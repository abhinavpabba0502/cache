==> flow/design.v <==
`timescale 1ns/1ps
module cache (
    input  logic        clk,
    input  logic        rst_n,
    input  logic        read_en,
    input  logic        write_en,
    input  logic [31:0] address,
    input  logic [31:0] write_data,
    output logic [31:0] read_data,
    output logic        hit
);
    localparam NSETS       = 16;
    localparam OFFSET_BITS = 2;
    localparam INDEX_BITS  = 4;
    localparam TAG_BITS    = 32 - OFFSET_BITS - INDEX_BITS;
    localparam NWAYS       = 2;
    logic [TAG_BITS-1:0]    tag;
    logic [INDEX_BITS-1:0]  index;
    logic [OFFSET_BITS-1:0] offset;
    always_comb begin
        tag    = address[31:OFFSET_BITS+INDEX_BITS];
        index  = address[OFFSET_BITS+INDEX_BITS-1:OFFSET_BITS];
        offset = address[OFFSET_BITS-1:0];
    end
    logic [TAG_BITS-1:0]  cache_tag   [0:NWAYS-1][0:NSETS-1];
    logic [31:0]         cache_data  [0:NWAYS-1][0:NSETS-1];
    logic                valid       [0:NWAYS-1][0:NSETS-1];
    logic                lru         [0:NSETS-1];
    logic chosen_way;
    logic w0_hit, w1_hit;
    logic [31:0] data_out;
    always_comb begin
        w0_hit = valid[0][index] && (cache_tag[0][index] == tag);
        w1_hit = valid[1][index] && (cache_tag[1][index] == tag);
        hit = w0_hit || w1_hit;
        data_out = w0_hit ? cache_data[0][index] : (w1_hit ? cache_data[1][index] : 32'b0);
    end
    always_ff @(posedge clk or negedge rst_n) begin
        if (!rst_n) begin
            integer i, w;
            for (i = 0; i < NSETS; i++) begin
                lru[i] <= 0;
                for (w = 0; w < NWAYS; w++) begin
                    valid[w][i] <= 0;
                    cache_tag[w][i] <= 0;
                    cache_data[w][i] <= 0;
                end
            end
            read_data <= 0;
        end else if (read_en || write_en) begin
            if (hit) begin
                if (w0_hit) begin
                    lru[index] <= 1'b1;  
                    if (write_en) cache_data[0][index] <= write_data;
                end else begin
                    lru[index] <= 1'b0;  
                    if (write_en) cache_data[1][index] <= write_data;
                end
            end else begin
                if (!valid[0][index]) chosen_way = 0;
                else if (!valid[1][index]) chosen_way = 1;
                else chosen_way = lru[index];  
                valid[chosen_way][index] <= 1;
                cache_tag[chosen_way][index] <= tag;
                if (read_en) begin
                    cache_data[chosen_way][index] <= address;  
                end
                if (write_en) cache_data[chosen_way][index] <= write_data;
                lru[index] <= (chosen_way == 0) ? 1'b1 : 1'b0;
            end
            read_data <= data_out;
        end
    end
endmodule
* Reports on cache
What the tools print for cache, step after step. Lines are those of the file above, counted from 1. Operators: Yosys type, input widths -> output width; for muxes data width and select width s. Library cell names are shortened. The mark n/a stands for no value.
Inputs: top cache, clock port clk, standard-cell library sky130hd, library corner tt_025C_1v80

* Elaborated design
Counts by Yosys on the flattened word-level netlist (proc, flatten, opt, wreduce). Print and check cells are left out.
Storage and ports: cells after elaboration 720, output and inout port bits 33, register bits 1936
Cells by class: reduce/logical cells 88, eq/ne operators 129, muxes and demuxes 387, $add $sub $neg 2, bitwise gates (word level) 1
Operator list (number):
- $mux 32 | 290
- $pmux 32 s32 | 1
- $pmux 26 s32 | 1
- $pmux 32 s16 | 1
- $pmux 26 s16 | 1
- $eq 5x5->1 const B | 32
- $ne 3x2->1 const B | 48
- $reduce_and 4->1 | 32
- $reduce_and 3->1 | 32
- $mux 1 | 90
- $eq 5x4->1 const B | 16
- $eq 26x26->1 | 2
- $eq 5x3->1 const B | 8
- $reduce_and 2->1 | 16
- $eq 4x4->1 const B | 8
- $pmux 1 s32 | 1
- $pmux 1 s16 | 2
- $eq 5x2->1 const B | 4
- $eq 4x3->1 const B | 4
- $logic_not 5->1 | 3
- $eq 5x1->1 const B | 2
- $eq 4x2->1 const B | 2
- $add 5x4->5 | 1
- $add 5x4->5 const A | 1
- $ne 2x2->1 const B | 2
- $eq 4x1->1 const B | 1
- $logic_not 4->1 | 1
- $logic_and 1x1->1 | 2
Other operator kinds: 2; their cells: 3.

* Logic depth
Yosys ltp: most cells in a row. Word level: on the elaborated netlist, between registers, memories and ports. Mapped: between sequential cells and ports; inverters and the memories' decode and read muxes count.
Logic depth: depth in word-level cells 22, ABC_AREA 1, depth in mapped cells 29

* Netlist
The flow's flattened synthesis, as Yosys stat reports it; memories are mapped. The netlist is that of the ABC_AREA named above (0 if unset); the other value can give another one.
Mapped netlist: cell count 16945, chip area (Yosys) 112759.4 um^2, buffer cells 1435, flip-flops 1936
Cells by type:
- dfrtp_1 | number 1936, total area 4.84E+04 um^2
- nand2_1 | number 8644, total area 3.24E+04 um^2
- o21ai_0 | number 1889, total area 9.45E+03 um^2
- nand4_1 | number 827, total area 5.17E+03 um^2
- clkbuf_1 | number 946, total area 3.55E+03 um^2
- nand3_1 | number 497, total area 2.49E+03 um^2
- nor2_1 | number 479, total area 1.8E+03 um^2
- inv_1 | number 466, total area 1.75E+03 um^2
- buf_2 | number 310, total area 1.55E+03 um^2
- a221oi_1 | number 116, total area 1.02E+03 um^2
- a21oi_1 | number 174, total area 870.835 um^2
- o22ai_1 | number 98, total area 613.088 um^2
- buf_1 | number 160, total area 600.576 um^2
- mux2_2 | number 45, total area 506.736 um^2
- o21ai_1 | number 89, total area 445.427 um^2
- a22o_1 | number 33, total area 289.027 um^2
- o2111ai_1 | number 31, total area 271.51 um^2
- nand3_2 | number 23, total area 230.221 um^2
Other cell types: 22; their cells: 182.

* Worst setup path after synthesis
Path of least setup slack by OpenSTA after synthesis, without wires, with an ideal clock, recovery checks aside; 20% of the period is set as input and as output delay. Where synthesis merged equal registers, the netlist keeps one of their names.
Timing after synthesis: path type input to register, start input address[2], end register cache_data, path buffers 6, arrival time 3419 ps, path slack 771 ps, setup time 130 ps, launch time at the first pin 864 ps, driving pins on the path 23, delay of the path 2685 ps, period 4320 ps, period reached after synthesis 3549 ps
"delay of the path" = arrival - input delay + setup time. "driving pins on the path": output pins that drive a net of the path, with the launching flip-flop's if there is one; two outputs of one cell count as two. "period reached after synthesis" = period - worst setup slack (recovery checks aside). The figure is calculated, with input and output delays left at 20% of the set period. An end named without its bit number is one bit of that signal or, where synthesis recoded a state register, one of its new flip-flops. Between the ends stands the longest chain of elaborated cells between them, by number of cells; it is not shown to be the way that was timed. Of several equally long chains one is given. Each line given opens the expression or statement behind the cell; cells for indexed reads and writes are added by Yosys, which also makes memories of some case tables. At most two assigning lines are given for a register; there are more.
On the way, after synthesis: cells stage by stage nor2_1 -> nand2_1 -> buf_2 -> buf_2 -> or2_2 -> o21ai_1 -> nand2_1 -> nand2_1 -> inv_1 -> nand2_1 -> nor2_1 -> nand2_1 -> nor2_1 -> nand2_1 -> buf_4 -> nand2_1 -> inv_2 -> buf_2 -> buf_2 -> clkbuf_1 -> nand2_1 -> nand3_1 -> o21ai_0, length of the longest elaborated chain 22, elaborated cells on any way between the ends 85, classes of those cells add/sub (2); eq/ne (52); mux (24); reduce/logical (7)
RTL lines, path after synthesis:
- start, declared | line 7 | input  logic [31:0] address,
- $add 5x4->5 | line 34 | w1_hit = valid[1][index] && (cache_tag[1][index] == tag);
- $eq 5x5->1 | line 34
- $pmux 26 s32 | line 34
- $eq 26x26->1 | line 34
- $logic_and 1x1->1 | line 34
- $logic_or 1x1->1 | line 35 | hit = w0_hit || w1_hit;
- $mux 1 | line 51 | if (hit) begin
- [... 7 more ...]
- $mux 1 | line 50 | end else if (read_en || write_en) begin
- $add 5x4->5 | line 66 | cache_data[chosen_way][index] <= address;
- $eq 5x3->1 | line 66
- $mux 32 | line 66
- $mux 32 | line 65 | if (read_en) begin
- $mux 32 x2 | line 68 | if (write_en) cache_data[chosen_way][index] <= write_data;
- $mux 32 | line 51
- end, assigned | line 66
- end, assigned | line 68
- end, declared | line 26 | logic [31:0]         cache_data  [0:NWAYS-1][0:NSETS-1];

--- runs ---
Below are 2 stored runs of the flow (Yosys, OpenROAD; platform sky130hd) on cache, each with its settings, unordered. Constraints: input delay and output delay 20% of the set period each, output load 0.01 pF.

[stored run 1] flow files
==> flow/run.sh <==
#!/bin/bash
# the make line also repeats the synthesis and layout settings of config.mk as NAME=value (left out here)
make -C /OpenROAD-flow-scripts/flow DESIGN_CONFIG=/design/flow/config.mk WORK_HOME=/design/flow/orfs CLKGATE_MAP_FILE= finish
==> flow/config.mk <==
export PLATFORM = sky130hd
export DESIGN_NAME = cache
export DESIGN_NICKNAME = cache
export VERILOG_FILES = /design/flow/design.v
export SDC_FILE = /design/flow/constraint.sdc
export NUM_CORES = 4
export LEC_CHECK = 0
export ABC_AREA = 1
export CAP_MARGIN = 5
export CELL_PAD_IN_SITES_GLOBAL_PLACEMENT = 2
export CORE_ASPECT_RATIO = 1.62
export CORE_MARGIN = 6
export CORE_UTILIZATION = 70
export GPL_TIMING_DRIVEN = 0
export MAX_ROUTING_LAYER = met4
export SETUP_SLACK_MARGIN = 1.04
export SLEW_MARGIN = 20
==> flow/constraint.sdc <==
create_clock -name core_clock -period 4.95 [get_ports {clk}]
set_input_delay 0.9900 -clock core_clock [delete_from_list [all_inputs] [get_ports {clk}]]
set_output_delay 0.9900 -clock core_clock [all_outputs]
set_load 0.01 [all_outputs]

[stored run 1] result: incomplete, placement halted on GPL-0301

[stored run 2] flow files
==> flow/run.sh <==
#!/bin/bash
# the make line also repeats the synthesis and layout settings of config.mk as NAME=value (left out here)
make -C /OpenROAD-flow-scripts/flow DESIGN_CONFIG=/design/flow/config.mk WORK_HOME=/design/flow/orfs CLKGATE_MAP_FILE= finish
==> flow/config.mk <==
export PLATFORM = sky130hd
export DESIGN_NAME = cache
export DESIGN_NICKNAME = cache
export VERILOG_FILES = /design/flow/design.v
export SDC_FILE = /design/flow/constraint.sdc
export NUM_CORES = 4
export LEC_CHECK = 0
export CAP_MARGIN = 20
export CORE_MARGIN = 2
export CORE_UTILIZATION = 54
export CTS_CLUSTER_DIAMETER = 304
export GPL_TIMING_DRIVEN = 0
export HOLD_SLACK_MARGIN = 0.11
export MIN_ROUTING_LAYER = met2
export PLACE_DENSITY_LB_ADDON = 0.02
export SETUP_SLACK_MARGIN = -0.36
export SLEW_MARGIN = 20
==> flow/constraint.sdc <==
create_clock -name core_clock -period 9.47 [get_ports {clk}]
set_input_delay 1.8940 -clock core_clock [delete_from_list [all_inputs] [get_ports {clk}]]
set_output_delay 1.8940 -clock core_clock [all_outputs]
set_load 0.01 [all_outputs]

[stored run 2] result: incomplete, routing halted on GRT-0116
--- end ---
